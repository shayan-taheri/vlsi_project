==> flow/design.v <==
module float_multiply (clk, reset, IN1, IN2, OUT);
input clk, reset;
input [31:0] IN1, IN2;
output [31:0] OUT;
reg [31:0] X1;
reg [31:0] X2;
reg [31:0] Y;
reg [2:0] stage;
reg [7:0] regAdd;
reg [23:0] regMulX1;
reg [23:0] regMulX2;
reg [47:0] regMulRES;
reg [45:0] resx_test1;
reg [45:0] resx_test2;
reg [45:0] resx_test3;
reg [45:0] resx_org;
reg [45:0] diffx1;
reg [45:0] diffx2;
reg [45:0] diffx3;
reg [45:0] diffx1_out;
reg [45:0] diffx2_out;
reg [45:0] diffx3_out;
reg [45:0] resy_test1;
reg [45:0] resy_test2;
reg [45:0] resy_test3;
reg [45:0] resy_org;
reg [45:0] diffy1;
reg [45:0] diffy2;
reg [45:0] diffy3;
reg [45:0] diffy1_out;
reg [45:0] diffy2_out;
reg [45:0] diffy3_out;
wire [31:0] xor1;
wire [31:0] xor2;
wire [31:0] des1;
wire [31:0] des2;
always @(posedge clk) begin
    if ((reset == 1'b1) || ((stage == 3'b111) && ((des1 != 32'b0) || (des2 != 32'b0)))) begin
	     X1 <= 32'b0;
	     X2 <= 32'b0;
	     Y <= 32'b0;
	     stage <= 3'b0;
	     regAdd <= 8'b0;
	     regMulX1 <= 24'b0;
	     regMulX2 <= 24'b0;
	     regMulRES <= 48'b0;
	     resx_test1 <= 46'b0;
	     resx_test2 <= 46'b0;
	     resx_test3 <= 46'b0;
	     resx_org <= 46'b0;
	     diffx1 <= 46'b0;
	     diffx2 <= 46'b0;
	     diffx3 <= 46'b0;
	     diffx1_out <= 46'b0;
	     diffx2_out <= 46'b0;
	     diffx3_out <= 46'b0;
	     resy_test1 <= 46'b0;
	     resy_test2 <= 46'b0;
	     resy_test3 <= 46'b0;
	     resy_org <= 46'b0;
	     diffy1 <= 46'b0;
	     diffy2 <= 46'b0;
	     diffy3 <= 46'b0;
	     diffy1_out <= 46'b0;
	     diffy2_out <= 46'b0;
	     diffy3_out <= 46'b0;
    end
    else if ((reset == 1'b0) && (stage == 3'b000)) begin
        X1 <= IN1;
        X2 <= IN2;
        Y <= 32'b0;
        stage <= 3'b001;
    end
    else if ((reset == 1'b0) && (stage == 3'b001)) begin
        regAdd <= X1[30:23] + X2[30:23];
        regMulX1[22:0] <= X1[22:0];
		  regMulX1[23] <= 1'b1;
        regMulX2 <= X2[22:0];
		  regMulX2[23] <= 1'b1;
        stage <= 3'b010;
    end
    else if ((reset == 1'b0) && (stage == 3'b010)) begin
        regMulRES <= regMulX1 * regMulX2;
        stage <= 3'b011;
    end
    else if ((reset == 1'b0) && (stage == 3'b011)) begin
        resx_test1[22:0] <= 23'b0;
	resx_test1[45:23] <= regMulRES[46:24] + 1'b1;
	resx_test2[22:0] <= 23'b0;
	resx_test2[45:23] <= regMulRES[46:24] - 1'b1;
        resx_test3[22:0] <= 23'b0;
	resx_test3[45:23] <= regMulRES[46:24];
        resx_org <= regMulRES[46:1];
        resy_test1[22:0] <= 23'b0;
	resy_test1[45:23] <= regMulRES[45:23] + 1'b1;
        resy_test2[22:0] <= 23'b0;
	resy_test2[45:23] <= regMulRES[45:23] - 1'b1;
	resy_test3[22:0] <= 23'b0;
	resy_test3[45:23] <= regMulRES[45:23];
	resy_org <= regMulRES[45:0];
        stage <= 3'b100;
    end
    else if ((reset == 1'b0) && (stage == 3'b100)) begin
        diffx1 <= resx_org - resx_test1;
        diffx2 <= resx_org - resx_test2;
        diffx3 <= resx_org - resx_test3;
        diffy1 <= resy_org - resy_test1;
        diffy2 <= resy_org - resy_test2;
        diffy3 <= resy_org - resy_test3;
        stage <= 3'b101;
    end
    else if ((reset == 1'b0) && (stage == 3'b101)) begin
        if (diffx1[45] == 1'b1)
            diffx1_out <= (~diffx1) + 1'b1;
        else diffx1_out <= diffx1;
        if (diffx2[45] == 1'b1)
            diffx2_out <= (~diffx2) + 1'b1;
        else diffx2_out <= diffx2;
        if (diffx3[45] == 1'b1)
            diffx3_out <= (~diffx3) + 1'b1;
        else diffx3_out <= diffx3;
        if (diffy1[45] == 1'b1)
            diffy1_out <= (~diffy1) + 1'b1;
        else diffy1_out <= (diffy1);
        if (diffy2[45] == 1'b1)
            diffy2_out <= (~diffy2) + 1'b1;
        else diffy2_out <= diffy2;
        if (diffy3[45] == 1'b1)
            diffy3_out <= (~diffy3) + 1'b1;
        else diffy3_out <= diffy3;
        stage <= 3'b110;
        end
    else if ((reset == 1'b0) && (stage == 3'b110)) begin
        if ((X1[30:0] == 31'b0) || (X2[30:0] == 31'b0)) begin
            Y[31:0] <= 32'b0;
        end
        else begin
            Y[31] <= X1[31] ^ X2[31];
            if (regMulRES [47] == 1'b1) begin
                Y[30:23] <= regAdd - 7'b1111110;        
                if ((diffx1_out <= diffx2_out) && (diffx1_out <= diffx3_out))
                    Y[22:0] <= regMulRES[46:24] + 1'b1;
                else if ((diffx2_out <= diffx1_out) && (diffx2_out <= diffx3_out))
                    Y[22:0] <= regMulRES[46:24] - 1'b1;
                else if ((diffx3_out <= diffx1_out) && (diffx3_out <= diffx2_out))
                    Y[22:0] <= regMulRES[46:24];
            end
            else begin
                Y[30:23] <= regAdd - 7'b1111111;
                if ((diffy1_out <= diffy2_out) && (diffy1_out <= diffy3_out))
                    Y[22:0] <= regMulRES[45:23] + 1'b1;
                else if ((diffy2_out <= diffy1_out) && (diffy2_out <= diffy3_out))
                    Y[22:0] <= regMulRES[45:23] - 1'b1;
                else if ((diffy3_out <= diffy1_out) && (diffy3_out <= diffy2_out))
                    Y[22:0] <= regMulRES[45:23];
            end
        end
        stage <= 3'b111;
    end
end
assign xor1 = IN1 ^ X1;
assign xor2 = IN2 ^ X2;
assign des1 = xor1[0] + xor1[1] + xor1[2] + xor1[3] + xor1[4] + xor1[5] + xor1[6] + xor1[7] + xor1[8] + xor1[9] + xor1[10] + xor1[11] + xor1[12] + xor1[13] + xor1[14] + xor1[15] + xor1[16] + xor1[17] + xor1[18] + xor1[19] + xor1[20] + xor1[21] + xor1[22] + xor1[23] + xor1[24] + xor1[25] + xor1[26] + xor1[27] + xor1[28] + xor1[29] + xor1[30] + xor1[31];
assign des2 = xor2[0] + xor2[1] + xor2[2] + xor2[3] + xor2[4] + xor2[5] + xor2[6] + xor2[7] + xor2[8] + xor2[9] + xor2[10] + xor2[11] + xor2[12] + xor2[13] + xor2[14] + xor2[15] + xor2[16] + xor2[17] + xor2[18] + xor2[19] + xor2[20] + xor2[21] + xor2[22] + xor2[23] + xor2[24] + xor2[25] + xor2[26] + xor2[27] + xor2[28] + xor2[29] + xor2[30] + xor2[31];
assign OUT = Y;
endmodule
== Step by step through the tools: float_multiply ==
Tool output for the design above, in the order of the flow.
Lines are those of the file above, counted from 1.
Operators carry their Yosys type and port widths (W data, S select, Z words).
Cell names lack the library's common part.
Not given: -
Inputs
  design top: float_multiply
  clock input: clk
  cell library: sky130hd
  corner: tt_025C_1v80

== After elaboration ==
Source: Yosys, flattened and elaborated, memories not mapped. Widths are those after wreduce. Registers that Yosys merges into a memory's read port (data or address) are not register bits. Print and check cells do not count. Equal cells are merged and count once.
Word-level totals
  flip-flop bits (word level): 984
  bits of input ports: 66
  output and inout port bits: 32
  elaborated cells: 210
Cells by class
  $add $sub $neg: 81
  multiply operators: 1
  order comparisons: 12
  equal/unequal tests: 8
  multiplexer cells: 24
  bitwise gates (word level): 16
  reductions and logical operators: 35
Operators with widths (count)
  $mul A24 B24 Y48: 1
  $le A46 B46 Y1: 12
  $add A46 B1 Y46 const B: 6
  $sub A46 B46 Y46: 6
  $not A46 Y46: 6
  $mux W46: 6
  $mux W23: 8
  $add A31 B1 Y32: 2
  $xor A32 B32 Y32: 2
  $reduce_bool A32 Y1: 2
  $add A30 B1 Y31: 2
  $logic_not A31 Y1: 2
  $add A29 B1 Y30: 2
  $add A28 B1 Y29: 2
  $add A27 B1 Y28: 2
  $add A26 B1 Y27: 2
  $add A25 B1 Y26: 2
  $add A24 B1 Y25: 2
  $add A23 B1 Y24: 2
  $add A22 B1 Y23: 2
  $add A23 B1 Y23 const B: 2
  $sub A23 B1 Y23 const B: 2
  $add A21 B1 Y22: 2
  $add A20 B1 Y21: 2
  $add A19 B1 Y20: 2
  $add A18 B1 Y19: 2
  $add A17 B1 Y18: 2
  $add A16 B1 Y17: 2
Not listed: further kinds 42, cells in them 90.

== Logic depth ==
Longest topological path by Yosys (ltp), each cell counted once; first at word level (registers and memories cut), then after technology mapping (sequential cells cut; the memories' decode and read muxes count).
Depth
  depth after elaboration: 37
  ABC_AREA: 0
  gate-level depth with buffers: 28
  depth with buffers taken out: 26

== Mapped cells and area ==
The flow's flattened synthesis, as Yosys stat reports it; memories are mapped. The netlist is that of the ABC_AREA named above (0 if unset); the other value can give another one.
The area totals of this step are shown rounded.
Cell types
  dfxtp_1: count 663, area in all 1.33E+04 µm²
  fa_1: count 535, area in all 1.07E+04 µm²
  ha_1: count 472, area in all 5.91E+03 µm²
  nand2_1: count 1005, area in all 3.77E+03 µm²
  inv_1: count 838, area in all 3.15E+03 µm²
  a21oi_1: count 488, area in all 2.44E+03 µm²
  a211oi_1: count 291, area in all 2.18E+03 µm²
  xnor2_1: count 227, area in all 1.99E+03 µm²
  nor2_1: count 523, area in all 1.96E+03 µm²
  xor2_1: count 224, area in all 1.96E+03 µm²
  and2_1: count 307, area in all 1.92E+03 µm²
  clkbuf_1: count 379, area in all 1.42E+03 µm²
  o21ai_0: count 198, area in all 990.95 µm²
  mux2i_1: count 92, area in all 920.883 µm²
  nand3_1: count 103, area in all 515.494 µm²
  nor3_1: count 88, area in all 440.422 µm²
  nand4_1: count 61, area in all 381.616 µm²
  a21o_1: count 50, area in all 375.36 µm²
Not listed: further types 72, cells in them 597.
Synthesis totals
  cell count: 7141
  synthesis area: 58600 µm²
  area of sequential cells: 13300 µm²
  flip-flops: 663
  buffer cells: 418

== Path before layout ==
OpenSTA on the mapped netlist: ideal clock, no wires. The path of least setup slack (recovery checks aside). Input and output delay are each 20% of the period. Register names are those of the netlist, which keeps one name where synthesis merged equal registers.
Timing path after synthesis
  path kind: input port to flip-flop
  start point: input IN1[5]
  end point: register resy_test2[31]
  clock period: 8.5 ns
  external input delay: 1.700 ns
  library setup time: 0.086 ns
  launch time at the first pin: 1.700 ns
  arrival time: 7.632 ns
  required time: 8.414 ns
  setup slack: 0.783 ns
  path delay: 6.018 ns
  stages: 20
  buffers on the path: 4
  period reached after synthesis: 7.717 ns
"path delay" = arrival - input delay + setup time.
"stages": output pins that drive a net of the path, with the launching flip-flop's if there is one; two outputs of one cell count as two.
"period reached after synthesis" is the clock period less the worst setup slack; recovery checks do not enter. This is arithmetic on one report: input and output delays are still those of the set period (20% each).
Between the ends stands the longest chain of elaborated cells between them, by number of cells; it is not shown to be the way that was timed. Of several equally long chains one is given.
A line is the first line of the expression or statement that the cell stems from. Yosys adds cells for indexed reads and writes and turns some case tables into memories.
On the way, after synthesis
  cells stage by stage: xor2_1 fa_1 inv_1 fa_1 fa_1 fa_1 fa_1 fa_1 inv_1 ha_1 fa_1 or4_1 o41ai_1 nor2b_1 clkbuf_1 clkinv_1 clkbuf_1 clkbuf_1 clkbuf_1 a211oi_1
  cells in the longest elaborated chain: 32
  elaborated cells between the ends (all ways): 32
  RTL lines with such cells: 3
  those cells by class: add/sub (27); logic (1); reduce/logical (4)
RTL lines, path after synthesis
  from (decl): line 3  | input [31:0] IN1, IN2;
  $xor A32 B32 Y32: line 161  | assign xor1 = IN1 ^ X1;
  $add A5 B1 Y6: line 163  | assign des1 = xor1[0] + xor1[1] + xor1[2] + xor1[3] + xor1[4] + xor1[5] + xor1[6] + xor1[7] + xor1[8] + xor1[9 ...
  $add A6 B1 Y7: line 163
  $add A7 B1 Y8: line 163
  $add A8 B1 Y9: line 163
  $add A9 B1 Y10: line 163
  $add A10 B1 Y11: line 163
  [... 18 more ...]
  $add A29 B1 Y30: line 163
  $add A30 B1 Y31: line 163
  $add A31 B1 Y32: line 163
  $reduce_bool A32 Y1: line 38  | if ((reset == 1'b1) || ((stage == 3'b111) && ((des1 != 32'b0) || (des2 != 32'b0)))) begin
  $logic_or A1 B1 Y1: line 38
  $logic_and A1 B1 Y1: line 38
  $logic_or A1 B1 Y1: line 38
  to (assign): line 58  | resy_test2 <= 46'b0;
  to (assign): line 97  | resy_test2[45:23] <= regMulRES[45:23] - 1'b1;
  to (decl): line 24  | reg [45:0] resy_test2;

== Timing after layout ==
From the final timing report of record 1: the path of least setup slack in the routed layout; clock arrival at registers is part of the times.
Timing path post-layout
  path kind: input port to flip-flop
  start point: input IN1[7]
  end point: register diffy1_out[19]
  clock period: 10.2 ns
  external input delay: 2.04 ns
  library setup time: 0.11 ns
  launch time at the first pin: 2.04 ns
  arrival time: 9.58 ns
  required time: 10.74 ns
  setup slack: 1.16 ns
  stages: 18
  buffers on the path: 2
Between the ends stands the longest chain of elaborated cells between them, by number of cells; it is not shown to be the way that was timed. Of several equally long chains one is given.
A register here has more assigning lines than the two given.
On the way, post-layout
  cells stage by stage: clkdlybuf4s50_1 xor2_1 fa_1 inv_1 fa_1 fa_1 fa_1 fa_1 fa_1 inv_1 ha_1 fa_1 or4_1 o41ai_1 nor2b_4 inv_8 buf_12 a211oi_1
  cells in the longest elaborated chain: 30
  elaborated cells between the ends (all ways): 30
  RTL lines with such cells: 3
  those cells by class: add/sub (25); logic (1); reduce/logical (4)
RTL lines, path post-layout
  from (decl): line 3  | input [31:0] IN1, IN2;
  $xor A32 B32 Y32: line 161  | assign xor1 = IN1 ^ X1;
  $add A7 B1 Y8: line 163  | assign des1 = xor1[0] + xor1[1] + xor1[2] + xor1[3] + xor1[4] + xor1[5] + xor1[6] + xor1[7] + xor1[8] + xor1[9 ...
  $add A8 B1 Y9: line 163
  $add A9 B1 Y10: line 163
  $add A10 B1 Y11: line 163
  $add A11 B1 Y12: line 163
  $add A12 B1 Y13: line 163
  [... 16 more ...]
  $add A29 B1 Y30: line 163
  $add A30 B1 Y31: line 163
  $add A31 B1 Y32: line 163
  $reduce_bool A32 Y1: line 38  | if ((reset == 1'b1) || ((stage == 3'b111) && ((des1 != 32'b0) || (des2 != 32'b0)))) begin
  $logic_or A1 B1 Y1: line 38
  $logic_and A1 B1 Y1: line 38
  $logic_or A1 B1 Y1: line 38
  to (assign): line 123  | diffy1_out <= (~diffy1) + 1'b1;
  to (assign): line 124  | else diffy1_out <= (diffy1);
  to (decl): line 30  | reg [45:0] diffy1_out;

Add stored flow runs of float_multiply

Module float_multiply, platform sky130hd: 2 stored runs of the flow (Yosys, OpenROAD) with differing settings, in no particular order. Input and output delays are each 20% of the period that was set; the output load is 0.01 pF.
"achieved clock period": clock period set for the run, less the worst setup slack. It is reckoned from that one timing run; input and output delays stay at 20% of the period that was set.
By "worst setup path time" is meant the share of the clock period that the worst setup path is allowed (20% is reserved at inputs, 20% at outputs), minus its slack. Clock arrival times at its registers enter into it.
"power": no workload was simulated; the value follows from the tool's default switching activity.
Values from the reports are rounded here.
[record 1] settings: period_ns=10.2, CORE_UTILIZATION=45, PLACE_DENSITY_LB_ADDON=0.27, CORE_ASPECT_RATIO=1.93, CELL_PAD_IN_SITES_DETAIL_PLACEMENT=1, TNS_END_PERCENT=70, GPL_ROUTABILITY_DRIVEN=1, CAP_MARGIN=35, SLEW_MARGIN=0, CORE_MARGIN=2
[record 1] result: chip area after synthesis (Yosys) 58600 µm², die area 133000 µm², standard-cell area of the final layout 63800 µm², utilization 49.1%, worst setup slack after layout 1.16 ns, total negative slack 0.000 ns, worst hold slack 0.458 ns, power 6880 uW, achieved clock period 9.038 ns, worst setup path time 7.00 ns, worst setup path kind input port to flip-flop
[record 2] settings: period_ns=15.6, CAP_MARGIN=20, CORE_MARGIN=2, CORE_UTILIZATION=40, SLEW_MARGIN=20
[record 2] result: chip area after synthesis (Yosys) 58600 µm², die area 150000 µm², standard-cell area of the final layout 63900 µm², utilization 43.9%, worst setup slack after layout 4.89 ns, total negative slack 0.000 ns, worst hold slack 0.442 ns, power 4460 uW, achieved clock period 10.707 ns, worst setup path time 7.59 ns, worst setup path kind input port to flip-flop
